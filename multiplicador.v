==> flow/design.v <==
module Multiplier # (parameter N = 4) (
    input wire clk,
    input wire rst_n,
    input wire start,
    output reg ready,
    input wire   [N-1:0] multiplier,
    input wire   [N-1:0] multiplicand,
    output reg [2*N-1:0] product
);
    localparam [1:0] 
        IDLE      = 2'b00,   
        COMPUTING = 2'b01,   
        DONE      = 2'b10;   
    reg [N-1:0]   multiplier_reg;     
    reg [2*N-1:0] multiplicand_reg;   
    reg [2*N-1:0] product_reg;        
    reg [N-1:0]   counter;            
    reg [1:0]     current_state;      
    always @(posedge clk or negedge rst_n) begin
        if (!rst_n) begin
            current_state     <= IDLE;
            multiplier_reg    <= 0;
            multiplicand_reg  <= 0;
            product_reg       <= 0;
            counter           <= 0;
            ready             <= 0;
        end 
        else begin
            current_state    <= next_state;
            multiplier_reg   <= next_multiplier;
            multiplicand_reg <= next_multiplicand;
            product_reg      <= next_product;
            counter          <= next_counter;
            ready            <= next_ready;
        end
    end
    reg [1:0]     next_state;
    reg [N-1:0]   next_multiplier;
    reg [2*N-1:0] next_multiplicand;
    reg [2*N-1:0] next_product;
    reg [N-1:0]   next_counter;
    reg           next_ready;
    always @(*) begin
        next_state      = current_state;
        next_multiplier = multiplier_reg;
        next_multiplicand = multiplicand_reg;
        next_product    = product_reg;
        next_counter    = counter;
        next_ready     = 0;
        case (current_state)
            IDLE: begin
                if (start) begin
                    next_multiplier   = multiplier;
                    next_multiplicand = {{N{1'b0}}, multiplicand}; 
                    next_product      = 0;
                    next_counter      = 0;
                    next_state        = COMPUTING;
                end
            end
            COMPUTING: begin
                if (multiplier_reg == 0) begin
                    next_state = DONE;
                end else begin
                    if (multiplier_reg[0]) begin
                        next_product = product_reg + multiplicand_reg;
                    end
                    next_multiplicand = multiplicand_reg << 1;
                    next_multiplier   = multiplier_reg >> 1;
                    next_counter = counter + 1;
                    if (next_counter == N) begin
                        next_state = DONE;
                    end
                end
            end
            DONE: begin
                next_ready = 1;
                next_state = IDLE;
            end
            default: begin
                next_state = IDLE;
            end
        endcase
    end
    always @(*) begin
        product = product_reg;
    end
endmodule
# Step by step through the tools: Multiplier
# What the tools print for Multiplier, step after step.
# Lines are those of the file above, counted from 1.
# Operators: Yosys type, input widths -> output width; for muxes data width and select width s.
# Library cell names are shortened.
# A cell with -- has no value.
# design
top_module,Multiplier
clock_port,clk
cell_library,sky130hd
lib_corner,tt_025C_1v80

# Elaborated design
# Yosys after proc, flatten, opt, wreduce and memory -nomap, before mapping. Memory bits, and registers merged into a memory's read port (data or address), are not among the register bits. Print and check cells are not counted. Equal cells are merged and count once.
# word_totals
regBits,27
input_bits,11
elab_cells,39
# classes
addsub,2
n_eq,7
n_mux,18
n_reduce_logical,6
# ops
cell,count
$mux 8,5
$pmux 8 s2,2
$pmux 4 s2,2
$mux 4,4
$add 8x8->8,1
$ne 2x2->1 const B,3
$mux 2,3
$add 4x1->4 const B,1
$eq 4x3->1 const B,1
$logic_not 4->1,1
$reduce_and 4->1,1
$pmux 2 s2,1
$ne 3x3->1 const B,1
$reduce_and 3->1,1
$eq 2x1->1 const B,1
$eq 2x2->1 const B,1
$logic_not 2->1,1
$reduce_and 2->1,1
$reduce_bool 2->1,1
$mux 1,1

# Depth
# Longest topological path by Yosys (ltp), each cell counted once; first at word level (registers and memories cut), then after technology mapping (sequential cells cut; the memories' decode and read muxes count).
# logic_depth
ltp_word,5
ABC_AREA,0
depth_mapped,7
ltp_nobuf,7

# After synthesis
# The flow's flattened synthesis, as Yosys stat reports it; memories are mapped. The netlist is that of the ABC_AREA named above (0 if unset); the other value can give another one.
# The area totals of this step are shown rounded.
# synth_totals
mapped_cells,147
mapped_area_um2,1500
sequential_area_um2,700
ffs,28
# types
cell_type,count,type_area_um2
dfrtp_1,27,675.648
ha_1,9,112.608
nand2_1,26,97.594
o21ai_0,15,75.072
mux2i_1,7,70.067
a22o_1,6,52.55
a21oi_1,7,35.034
nand2b_1,5,31.28
nand3_1,6,30.029
dfstp_2,1,26.275
xnor2_1,3,26.275
a21o_1,3,22.522
o31ai_1,3,22.522
fa_1,1,20.019
xor2_1,2,17.517
a211oi_1,2,15.014
mux2_4,1,15.014
a211oi_2,1,12.512
# Not listed: further types 17, cells in them 22.

# Path before layout
# Source: OpenSTA report_checks on the synthesized netlist (no wires, ideal clock, input and output delay 20% of the period each), path of least setup slack; recovery checks are left aside. Register names are those of the netlist, which keeps one name where synthesis merged equal registers.
# synth_path
kind,flip-flop to flip-flop
from,register (name not given)
to,register (name not given)
tclk_ns,2.75
setup_ns,0.083
launch_ns,0.000
t_arrival_ns,1.821
required_time_ns,2.667
slack_ns,0.846
delay_ns,1.904
driving_pins,8
n_path_buf,0
synth_period_reached_ns,1.904
# "delay_ns" is the arrival time less input delay plus setup time.
# "driving_pins": output pins that drive a net of the path, with the launching flip-flop's if there is one; two outputs of one cell count as two.
# "synth_period_reached_ns" is the clock period less the worst setup slack; recovery checks do not enter. This is arithmetic on one report: input and output delays are still those of the set period (20% each).
# The rows between start and end are the longest chain of elaborated cells between them; the timing report does not say that the signal goes this way. Where chains are equally long, one stands for them.
# A line is the first line of the expression or statement that the cell stems from. Yosys adds cells for indexed reads and writes and turns some case tables into memories.
# synth_via
path_cell_list,dfrtp_1 -> ha_1 -> fa_1 -> a21o_2 -> a21oi_1 -> o21ai_0 -> xnor2_1 -> o21ai_0
elab_chain_cells,4
cells_between,4
lines_between,4
cone_classes,1 x add/sub; 3 x mux
# synth_lines
element,line_no,source
from (decl),16,
from (assign),24,
from (assign),32,
$add 8x8->8,65,
$mux 8,64,if (multiplier_reg[0]) begin
$mux 8,61,if (multiplier_reg == 0) begin
$pmux 8 s2,50,case (current_state)
to (assign),24,
to (assign),32,
to (decl),16,

# Timing after layout
# Path of least setup slack in the final report of run A (OpenROAD, finished layout, wires in). Where an end is a register, its clock arrival counts in the times.
# layout_path
kind,flip-flop to flip-flop
from,register (name not given)
to,register (name not given)
tclk_ns,2.02
setup_ns,0.06
launch_ns,0.28
t_arrival_ns,2.10
required_time_ns,2.24
slack_ns,0.14
driving_pins,7
n_path_buf,0
# The rows between start and end are the longest chain of elaborated cells between them; the timing report does not say that the signal goes this way. Where chains are equally long, one stands for them.
# layout_via
path_cell_list,dfrtp_2 -> ha_4 -> nand2_1 -> nor3_2 -> mux2_4 -> a2111o_1 -> nand3_1
elab_chain_cells,4
cells_between,4
lines_between,4
cone_classes,1 x add/sub; 3 x mux
# layout_lines
element,line_no,source
from (decl),16,
from (assign),24,
from (assign),32,
$add 8x8->8,65,
$mux 8,64,if (multiplier_reg[0]) begin
$mux 8,61,if (multiplier_reg == 0) begin
$pmux 8 s2,50,case (current_state)
to (assign),24,
to (assign),32,
to (decl),16,

# Top module Multiplier; platform sky130hd; tools Yosys and OpenROAD; 2 stored runs in no particular order. Input and output delays are each 20% of the period that was set; the output load is 0.01 pF.
# By "achieved_clock_period_ns" is meant the clock period of the run minus its worst setup slack. This is arithmetic on one report: input and output delays are still those of the set period (20% each).
# "critical_path_time_ns" is the time allowed to the run's worst setup path (the clock period less input and output delay, where it has them) less its slack. Clock arrival times count: a late capture clock shortens it, a late launch clock lengthens it.
# By "power_w" is meant OpenSTA's value without simulated activity: inputs other than the clock are taken to toggle once in ten clock periods, and the tool carries that through the logic.
# Results are given in rounded form.
# Settings: . = not set for that run.
# Results: . = not shown.
name,run A,run B
period_ns,2.02,1.6
CORE_UTILIZATION,38,46
SETUP_SLACK_MARGIN,0.21,0.24
PLACE_DENSITY_LB_ADDON,0.21,.
HOLD_SLACK_MARGIN,-0.07,.
CORE_ASPECT_RATIO,0.93,1.0
TNS_END_PERCENT,95,.
CTS_CLUSTER_SIZE,41,.
MAX_ROUTING_LAYER,met4,.
CAP_MARGIN,20,20
CORE_MARGIN,2,7
SLEW_MARGIN,20,40
PLACE_DENSITY,.,0.9
CELL_PAD_IN_SITES_DETAIL_PLACEMENT,.,2
power_w,0.00095,.
ws_setup_ns,0.14,.
total_negative_slack_ns,0.000,.
yosys_chip_area_um2,1500,.
die_area_um2,4500,.
utilization_frac,0.51,.
final_cell_area_um2,2000,.
achieved_clock_period_ns,1.875,.
critical_path_time_ns,1.88,.
critical_path_type,flip-flop to flip-flop,.
hold_worst_slack_ns,0.39,.
# Run B: incomplete, placement halted on DPL-0033
